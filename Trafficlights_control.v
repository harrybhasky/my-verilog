==> flow/design.v <==
module traffic_light_controller (
    input clk,
    input rst,
    output reg [2:0] ns_light,  
    output reg [2:0] ew_light  
);
    reg [3:0] state;
    reg [15:0] timer;
    localparam NS_GREEN  = 4'b0001;
    localparam NS_YELLOW = 4'b0010;
    localparam EW_GREEN  = 4'b0100;
    localparam EW_YELLOW = 4'b1000;
    always @(posedge clk or posedge rst) begin
        if (rst) begin
            ns_light <= 3'b100;
            ew_light <= 3'b100;
            state <= NS_GREEN;
            timer <= 0;
        end else begin
            timer <= timer + 1;
            case (state)
                NS_GREEN: begin
                    ns_light <= 3'b001;
                    ew_light <= 3'b100;
                    if (timer == 16'd50000) begin
                        timer <= 0;
                        state <= NS_YELLOW;
                    end
                end
                NS_YELLOW: begin
                    ns_light <= 3'b010;
                    ew_light <= 3'b100;
                    if (timer == 16'd10000) begin
                        timer <= 0;
                        state <= EW_GREEN;
                    end
                end
                EW_GREEN: begin
                    ns_light <= 3'b100;
                    ew_light <= 3'b001;
                    if (timer == 16'd50000) begin
                        timer <= 0;
                        state <= EW_YELLOW;
                    end
                end
                EW_YELLOW: begin
                    ns_light <= 3'b100;
                    ew_light <= 3'b010;
                    if (timer == 16'd10000) begin
                        timer <= 0;
                        state <= NS_GREEN;
                    end
                end
                default: begin
                    ns_light <= 3'b100;
                    ew_light <= 3'b100;
                    state <= NS_GREEN;
                end
            endcase
        end
    end
endmodule
Reports on traffic_light_controller --
Tool output for the design above, in the order of the flow. Lines are those of the file above, counted from 1. The mark -- stands for no value.
Inputs: top module traffic_light_controller, clock input clk, library sky130hd, corner tt_025C_1v80

Elaborated design --
Yosys after proc, flatten, opt, wreduce and memory -nomap, before mapping. Memory bits, and registers merged into a memory's read port (data or address), are not among the register bits. Print and check cells are not counted. Equal cells are merged and count once.
Bit counts: register bits after elaboration 26, word-level cells 28, bits of input ports 2
Cells by class: multiplexer cells 10, reduce/logical cells 3, equal/unequal tests 10, add/sub/neg operators 1
Operator list (count):
- 16-bit parallel mux with 2-bit select | 1
- 16-bit two-way mux | 2
- 16-bit by 1-bit adder with 16-bit output with constant B | 1
- 16-bit by 14-bit equality test with 1-bit output with constant B | 1
- 16-bit equality test with constant B | 1
- 4-bit parallel mux with 4-bit select | 1
- 4-bit two-way mux | 4
- 3-bit parallel mux with 2-bit select | 2
- 2-bit inequality test with constant B | 4
- 2-bit OR reduction | 2
- 4-bit by 1-bit equality test with 1-bit output with constant B | 1
- 4-bit by 2-bit equality test with 1-bit output with constant B | 1
- 4-bit by 3-bit equality test with 1-bit output with constant B | 1
- 4-bit equality test with constant B | 1
- 4-bit AND reduction | 1

Logic depth --
Longest topological path by Yosys (ltp), each cell counted once; first at word level (registers and memories cut), then after technology mapping (sequential cells cut; the memories' decode and read muxes count).
Logic depth: depth after elaboration 3, ABC_AREA 0, gate-level depth with buffers 7, gate-level depth less buffers 6

Netlist --
The flow's flattened synthesis, as Yosys stat reports it; memories are mapped. The netlist is that of the ABC_AREA named above (0 if unset); the other value can give another one. The area totals of this step are shown rounded.
Synthesis totals: cells in the netlist 108, flip-flop cells 26, chip area (Yosys) 1190 um2, buffer cells 6
Cell types:
- sky130_fd_sc_hd__dfrtp_1 | count 23, area in all 575.552 um2
- sky130_fd_sc_hd__xnor2_1 | count 10, area in all 87.584 um2
- sky130_fd_sc_hd__dfstp_2 | count 3, area in all 78.826 um2
- sky130_fd_sc_hd__a21oi_1 | count 9, area in all 45.043 um2
- sky130_fd_sc_hd__a22o_1 | count 4, area in all 35.034 um2
- sky130_fd_sc_hd__nand3_1 | count 6, area in all 30.029 um2
- sky130_fd_sc_hd__xor2_1 | count 3, area in all 26.275 um2
- sky130_fd_sc_hd__ha_1 | count 2, area in all 25.024 um2
- sky130_fd_sc_hd__nand4_1 | count 4, area in all 25.024 um2
- sky130_fd_sc_hd__nor4_1 | count 4, area in all 25.024 um2
- sky130_fd_sc_hd__nor2_1 | count 6, area in all 22.522 um2
- sky130_fd_sc_hd__inv_1 | count 5, area in all 18.768 um2
- sky130_fd_sc_hd__clkbuf_1 | count 4, area in all 15.014 um2
- sky130_fd_sc_hd__nor3_1 | count 3, area in all 15.014 um2
- sky130_fd_sc_hd__a22oi_2 | count 1, area in all 12.512 um2
- sky130_fd_sc_hd__and3_1 | count 2, area in all 12.512 um2
- sky130_fd_sc_hd__o31ai_2 | count 1, area in all 12.512 um2
- sky130_fd_sc_hd__or2_1 | count 2, area in all 12.512 um2
Not listed: further types 14, cells in them 16.

Path before layout --
Source: OpenSTA report_checks on the synthesized netlist (no wires, ideal clock, input and output delay 20% of the period each), path of least setup slack; recovery checks are left aside. Register names are those of the netlist, which keeps one name where synthesis merged equal registers.
Timing after synthesis: path kind register -> register, start point reg timer[0], end point reg timer[15], delay of the path 1693 ps, slack -73 ps, data arrival time 1556 ps, data required time 1483 ps, stages on the path 8, period 1620 ps, synthesis period reached 1693 ps
"delay of the path" is the arrival time less input delay plus setup time. "stages on the path": output pins that drive a net of the path, with the launching flip-flop's if there is one; two outputs of one cell count as two. "synthesis period reached" = period - worst setup slack (recovery checks aside). The figure is calculated, with input and output delays left at 20% of the set period. The rows between start and end are the longest chain of elaborated cells between them; the timing report does not say that the signal goes this way. Where chains are equally long, one stands for them. Each line given opens the expression or statement behind the cell; cells for indexed reads and writes are added by Yosys, which also makes memories of some case tables. A register here has more assigning lines than the two given.
Between the ends, after synthesis: cells stage by stage sky130_fd_sc_hd__dfrtp_1 > sky130_fd_sc_hd__inv_1 > sky130_fd_sc_hd__ha_1 > sky130_fd_sc_hd__nor4bb_1 > sky130_fd_sc_hd__nand4_1 > sky130_fd_sc_hd__o31ai_2 > sky130_fd_sc_hd__buf_4 > sky130_fd_sc_hd__a22oi_2, length of the longest elaborated chain 3, elaborated cells between the ends (all ways) 6
RTL lines, path after synthesis:
- from (decl) | RTL line 8 | reg [15:0] timer;
- from (assign) | RTL line 18 | timer <= 0;
- from (assign) | RTL line 20 | timer <= timer + 1;
- 16-bit by 1-bit adder with 16-bit output | RTL line 20
- 16-bit two-way mux | RTL line 33 | if (timer == 16'd10000) begin
- 16-bit parallel mux with 2-bit select | RTL line 21 | case (state)
- to (assign) | RTL line 18
- to (assign) | RTL line 20
- to (decl) | RTL line 8

Timing after layout --
Path of least setup slack in the final report of flow run 1 (OpenROAD, finished layout, wires in). Where an end is a register, its clock arrival counts in the times. The report prints the path's times to 10 ps; the period is as set.
Timing post-layout: path kind register -> register, start point reg timer[0], end point reg timer[15], data required time 2450 ps, data arrival time 1970 ps, stages on the path 8, period 2300 ps, slack 480 ps
The rows between start and end are the longest chain of elaborated cells between them; the timing report does not say that the signal goes this way. Where chains are equally long, one stands for them. A register here has more assigning lines than the two given.
Between the ends, post-layout: cells stage by stage sky130_fd_sc_hd__dfrtp_1 > sky130_fd_sc_hd__inv_1 > sky130_fd_sc_hd__ha_1 > sky130_fd_sc_hd__nor4bb_1 > sky130_fd_sc_hd__nand4_1 > sky130_fd_sc_hd__o31ai_2 > sky130_fd_sc_hd__buf_4 > sky130_fd_sc_hd__a22oi_2, length of the longest elaborated chain 3, elaborated cells between the ends (all ways) 6
RTL lines, path post-layout:
- from (decl) | RTL line 8 | reg [15:0] timer;
- from (assign) | RTL line 18 | timer <= 0;
- from (assign) | RTL line 20 | timer <= timer + 1;
- 16-bit by 1-bit adder with 16-bit output | RTL line 20
- 16-bit two-way mux | RTL line 33 | if (timer == 16'd10000) begin
- 16-bit parallel mux with 2-bit select | RTL line 21 | case (state)
- to (assign) | RTL line 18
- to (assign) | RTL line 20
- to (decl) | RTL line 8

Data sheet: physical implementation of traffic_light_controller

Flow measurements of traffic_light_controller on sky130hd: 2 stored runs with different settings, listed in no order. Input and output delays are each 20% of the period that was set; the output load is 0.01 pF.
By "clock period reached" is meant the clock period of the run minus its worst setup slack. This is arithmetic on one report: input and output delays are still those of the set period (20% each).
"critical path time" = time allowed to the worst setup path (clock period - input delay - output delay, where it has them) - its slack; a late launch clock adds to it, a late capture clock takes from it.
"overall power": no workload was simulated; the value follows from the tool's default switching activity.
"critical path time" is known to 10 ps.
The measured numbers are rounded.

* Flow run 1 | settings: period_ns 2.3; CORE_UTILIZATION 33; HOLD_SLACK_MARGIN 0.15; CORE_ASPECT_RATIO 0.96; TNS_END_PERCENT 5; ABC_AREA 0; CTS_CLUSTER_DIAMETER 338; CAP_MARGIN 15; SLEW_MARGIN 35; CORE_MARGIN 2 | results: chip area after synthesis (Yosys) 1190 um2; critical path time 1820 ps; kind of the worst setup path register -> register; worst slack on setup checks 479 ps; clock period reached 1821 ps; overall power 0.847 mW; standard-cell area after layout 1380 um2; setup TNS 0 ps; utilization after routing 0.398; area inside the die boundary 4090 um2
* Flow run 2 | settings: period_ns 1.19; CORE_UTILIZATION 35; SETUP_SLACK_MARGIN 0.26; CORE_ASPECT_RATIO 1.71; CELL_PAD_IN_SITES_GLOBAL_PLACEMENT 1; GPL_TIMING_DRIVEN 0; GPL_ROUTABILITY_DRIVEN 1; CTS_CLUSTER_SIZE 35; CTS_CLUSTER_DIAMETER 189; SLEW_MARGIN 25; CAP_MARGIN 20; CORE_MARGIN 2 | results: utilization after routing 0.473; overall power 1.41 mW; chip area after synthesis (Yosys) 1190 um2; standard-cell area after layout 1540 um2; clock period reached 1748 ps; critical path time 1750 ps; kind of the worst setup path register -> register; area inside the die boundary 3890 um2; worst slack on setup checks -558 ps; setup TNS -7610 ps
